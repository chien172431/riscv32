==> flow/design.v <==
module instruction_fetch (
  input                 clk         ,  
  input                 reset_n     ,  
  input         [31:0]  pc_branch   ,  
  input                 pc_write    ,
  input                 branch      ,
  input                 pc_src      ,
  input                 br_eq       ,
  input                 IF_ID_write ,
  input                 IF_flush    ,
  output logic  [31:0]  IF_ID_pc    ,
  output logic  [31:0]  IF_ID_inst  
);
logic [31:0] pc_next;
logic [31:0] pre_pc;
logic [31:0] pc_ff;
logic [31:0] pc;
logic [31:0] inst;
always_comb begin : proc_pc_selection
  pc_next  = pc_ff + 32'h0004;
  pre_pc   = pc_src ? pc_branch : pc_next;
  pc       = pc_write ? pre_pc : pc_ff;
end
always_ff @(posedge clk or negedge reset_n) begin : proc_pc_ff
  if(~reset_n) begin
    pc_ff <= 0;
  end 
  else if(pc_write) begin
    pc_ff <= pre_pc;
  end
  else begin
    pc_ff <= pc_ff;
  end
end
localparam [31:0] NONE     = 32'h0000,     
                  INST1   = 32'h0004,  
                  INST2   = 32'h0008,  
                  INST3   = 32'h000C,  
                  INST4   = 32'h0010,  
                  INST5   = 32'h0014,  
                  INST6   = 32'h0018,  
                  INST7   = 32'h001C,  
                  INST8   = 32'h0020,  
                  INST9   = 32'h0024,  
                  INST10  = 32'h0028,  
                  INST11  = 32'h002C,  
                  INST12  = 32'h0030,  
                  INST13  = 32'h0034,  
                  INST14  = 32'h0038,  
                  INST15  = 32'h003C,  
                  INST16  = 32'h0040,  
                  INST17  = 32'h0044,  
                  INST18  = 32'h0048,  
                  INST19  = 32'h004C,  
                  INST20  = 32'h0050,  
                  INST21  = 32'h0054,  
                  INST22  = 32'h0058;  
always_comb begin : proc_instruction_memory
  case (pc)
    NONE: inst = 32'b00000000000000000000000000000000;
    INST1   : inst = 32'b0000000_01110_01100_000_01000_0110011;
    INST2   : inst = 32'b0100000_01000_01100_000_01010_0110011;
    INST3   : inst = 32'b111111001110_01010_000_01111_0010011;
    INST4   : inst = 32'b000000001000_00010_010_01110_0000011;
    INST5   : inst = 32'b0000000_01110_10011_000_00101_0110011;
    INST6   : inst = 32'b0000000_01110_00010_010_00100_0100011;
    INST7   : inst = 32'b0_000000_01010_00001_000_1100_0_1100011;
    INST8   : inst = 32'b000000010100_00101_010_00111_0000011;
    INST9   : inst = 32'b000000000010_01011_000_00111_0010011;
    INST10  : inst = 32'b000000000111_00101_010_01100_0100011;
    INST11  : inst = 32'b0100000_00111_01011_000_00010_0110011;
    INST12  : inst = 32'b0000000_00011_00101_111_01110_0110011;
    INST13  : inst = 32'b000000001110_00101_010_10000_0100011;
    INST14  : inst = 32'b0_000000_01110_00001_000_1100_0_1100011;
    INST15  : inst = 32'b0000000_01110_01100_000_01000_0110011;
    INST16  : inst = 32'b0100000_01000_01100_000_01010_0110011;
    INST17  : inst = 32'b111111001110_01010_000_01111_0010011;
    INST18  : inst = 32'b000000001000_00010_010_01110_0000011;
    INST19  : inst = 32'b0000000_01110_10011_000_00101_0110011;
    INST20  : inst = 32'b000000001010_00010_010_01110_0000011;
    INST21  : inst = 32'b0_000000_01110_00001_000_1100_0_1100011;
    INST22  : inst = 32'b0000000_01110_01100_000_01111_0110011;
    default : inst = 32'b0;
  endcase
end
always_ff @(posedge clk or negedge reset_n) begin : proc_IF_ID_Register
  if(~reset_n) begin
     IF_ID_pc   <= 0;
     IF_ID_inst <= 0;
  end 
  else if(IF_flush) begin
    IF_ID_pc   <= 0;
    IF_ID_inst <= 0;
  end
  else if (~IF_ID_write) begin
    IF_ID_pc   <= IF_ID_pc;
    IF_ID_inst <= IF_ID_inst;
  end
  else begin
    IF_ID_pc   <= pc  ;
    IF_ID_inst <= inst;
  end
end
endmodule : instruction_fetch
== From RTL to reports: instruction_fetch ==
Tool output for the design above, in the order of the flow.
Lines are those of the file above, counted from 1.
Operators: Yosys type, input widths -> output width; for muxes data width and select width s.
Cell names lack the library's common part.
The mark -- stands for no value.
Inputs
  top: instruction_fetch
  clock: clk
  library: sky130hd
  timing corner: tt_025C_1v80

== After elaboration ==
Source: Yosys, flattened and elaborated, memories not mapped. Widths are those after wreduce. Registers that Yosys merges into a memory's read port (data or address) are not register bits. Print and check cells do not count. Equal cells are merged and count once.
Operators by class
  add/sub/neg operators: 1
  equal/unequal tests: 22
  muxes and demuxes: 7
  reduce/logical cells: 7
Operator list (number)
  $pmux 32 s16: 1
  $eq 32x6->1 const B: 8
  $eq 32x7->1 const B: 7
  $mux 32: 6
  $eq 32x5->1 const B: 4
  $eq 32x4->1 const B: 2
  $add 32x3->32 const B: 1
  $eq 32x3->1 const B: 1
  $reduce_or 2->1: 6
  $reduce_bool 2->1: 1
Bit counts
  register bits: 96
  input bits: 40
  output and inout port bits: 64

== Longest topological paths ==
Longest topological path by Yosys (ltp), each cell counted once; first at word level (registers and memories cut), then after technology mapping (sequential cells cut; the memories' decode and read muxes count).
Logic depth
  depth in word-level cells: 8
  ABC_AREA: 0
  depth in mapped cells: 13
  gate-level depth less buffers: 10

== Synthesis result ==
Yosys stat after the flow's synthesis: flattened, memories mapped to cells. It holds for the ABC_AREA given above (unset counts as 0); a run with the other value may have another netlist.
Mapped netlist
  cells in the netlist: 585
  mapped area: 5222.5 um2
  flip-flop cells: 87
Cells by type
  dfrtp_1: number 87, area in all 2.18E+03 um2
  mux2i_1: number 36, area in all 360.346 um2
  nor2_1: number 77, area in all 289.027 um2
  nand2_1: number 67, area in all 251.491 um2
  o21ai_2: number 18, area in all 157.651 um2
  nand3_1: number 25, area in all 125.12 um2
  buf_4: number 15, area in all 112.608 um2
  o21ai_0: number 22, area in all 110.106 um2
  nor3_1: number 21, area in all 105.101 um2
  o22ai_1: number 14, area in all 87.584 um2
  nand4_1: number 13, area in all 81.328 um2
  a21oi_1: number 15, area in all 75.072 um2
  nor4_1: number 12, area in all 75.072 um2
  a311oi_1: number 8, area in all 70.067 um2
  buf_2: number 12, area in all 60.058 um2
  and3_1: number 9, area in all 56.304 um2
  clkbuf_1: number 13, area in all 48.797 um2
  and4_1: number 5, area in all 43.792 um2
Other cell types: 55; their cells: 116.

== Timing after synthesis ==
Source: OpenSTA report_checks on the synthesized netlist (no wires, ideal clock, input and output delay 20% of the period each), path of least setup slack; recovery checks are left aside. Register names are those of the netlist, which keeps one name where synthesis merged equal registers.
Path after synthesis
  path type: input -> register
  start point: input pc_src
  end point: register IF_ID_inst[21]
  clock period: 3.32 ns
  input delay: 0.664 ns
  library setup time: 0.131 ns
  data arrival time: 2.775 ns
  data required time: 3.189 ns
  path slack: 0.414 ns
  delay of the path: 2.242 ns
  driving pins on the path: 10
  buffers on the path: 3
  synthesis period reached: 2.906 ns
"delay of the path" = arrival - input delay + setup time.
"driving pins on the path" counts driving pins, that of a launching flip-flop among them; a cell with two outputs on the path counts twice.
"synthesis period reached" is the clock period less the worst setup slack; recovery checks do not enter. This is arithmetic on one report: input and output delays are still those of the set period (20% each).
Between the ends stands the longest chain of elaborated cells between them, by number of cells; it is not shown to be the way that was timed. Of several equally long chains one is given.
Each line given opens the expression or statement behind the cell; cells for indexed reads and writes are added by Yosys, which also makes memories of some case tables.
A register here has more assigning lines than the two given.
Between the ends, after synthesis
  cells stage by stage: buf_2 buf_6 buf_2 or2_2 a31o_2 xnor2_1 a32oi_1 a21bo_2 a2111oi_0 o21ai_1
  length of the longest elaborated chain: 7
Ends and longest elaborated chain, after synthesis
  start, declared: line 7  | input                 pc_src      ,
  $mux 32: line 21  | pre_pc   = pc_src ? pc_branch : pc_next;
  $mux 32: line 22  | pc       = pc_write ? pre_pc : pc_ff;
  $eq 32x7->1: line 59  | case (pc)
  $reduce_or 2->1
  $pmux 32 s16: line 59
  $mux 32: line 95  | else if (~IF_ID_write) begin
  $mux 32: line 91  | else if(IF_flush) begin
  end, assigned: line 97  | IF_ID_inst <= IF_ID_inst;
  end, assigned: line 101  | IF_ID_inst <= inst;
  end, declared: line 12  | output logic  [31:0]  IF_ID_inst

== Path in the finished layout ==
Path of least setup slack in the final report of record 2 (OpenROAD, finished layout, wires in). Where an end is a register, its clock arrival counts in the times.
Path post-layout
  path type: register -> register
  start point: register pc_ff[3]
  end point: register IF_ID_inst[17]
  clock period: 3.12 ns
  library setup time: 0.07 ns
  data arrival time: 3.32 ns
  data required time: 3.40 ns
  path slack: 0.08 ns
  driving pins on the path: 12
  buffers on the path: 2
Between the ends stands the longest chain of elaborated cells between them, by number of cells; it is not shown to be the way that was timed. Of several equally long chains one is given.
A register here has more assigning lines than the two given.
Between the ends, post-layout
  cells stage by stage: dfrtp_2 ha_2 nand3_2 buf_4 nor2_1 o311a_1 or4b_1 nor4_2 and4_4 nand4b_4 clkbuf_16 o21ai_2
  length of the longest elaborated chain: 8
Ends and longest elaborated chain, post-layout
  start, declared: line 16  | logic [31:0] pc_ff;
  start, assigned: line 29  | pc_ff <= pre_pc;
  start, assigned: line 32  | pc_ff <= pc_ff;
  $add 32x3->32: line 20  | pc_next  = pc_ff + 32'h0004;
  $mux 32: line 21  | pre_pc   = pc_src ? pc_branch : pc_next;
  $mux 32: line 22  | pc       = pc_write ? pre_pc : pc_ff;
  $eq 32x7->1: line 59  | case (pc)
  $reduce_or 2->1
  $pmux 32 s16: line 59
  $mux 32: line 95  | else if (~IF_ID_write) begin
  $mux 32: line 91  | else if(IF_flush) begin
  end, assigned: line 97  | IF_ID_inst <= IF_ID_inst;
  end, assigned: line 101  | IF_ID_inst <= inst;
  end, declared: line 12  | output logic  [31:0]  IF_ID_inst
Some nets on the timed path still bear RTL names; the line given drives or declares the net.
Nets with RTL names, path post-layout (line)
  pc[8]: 22

Wiki page: instruction_fetch / flow data

Measured data: module instruction_fetch, platform sky130hd, 2 stored runs of the flow under differing settings, order arbitrary. Input and output delays are each 20% of the period that was set; the output load is 0.01 pF.
"achieved clock period": clock period set for the run, less the worst setup slack. It is reckoned from that one timing run; input and output delays stay at 20% of the period that was set.
"worst setup path time" is the time allowed to the run's worst setup path (the clock period less input and output delay, where it has them) less its slack. Clock arrival times count: a late capture clock shortens it, a late launch clock lengthens it.
"power" rests on the timing tool's default activity at the inputs, not on a simulated workload.
[record 1] settings: period_ns=5.51, CORE_UTILIZATION=72, PLACE_DENSITY_LB_ADDON=0.07, CELL_PAD_IN_SITES_GLOBAL_PLACEMENT=1, CELL_PAD_IN_SITES_DETAIL_PLACEMENT=1, CAP_MARGIN=20, CORE_MARGIN=2, SLEW_MARGIN=20
[record 1] result: did not finish, placement stopped with FLW-0024
[record 2] settings: period_ns=3.12, CAP_MARGIN=20, CORE_MARGIN=2, CORE_UTILIZATION=40, SLEW_MARGIN=20
[record 2] result: chip area after synthesis (Yosys) 5222.5 um2, die area 13986.6 um2, standard-cell area of the final layout 7638.6 um2, utilization 60.3 %, worst setup slack after layout 0.081 ns, total negative slack 0.000 ns, power 3671 µW, achieved clock period 3.039 ns, worst setup path time 3.04 ns, worst setup path kind register -> register
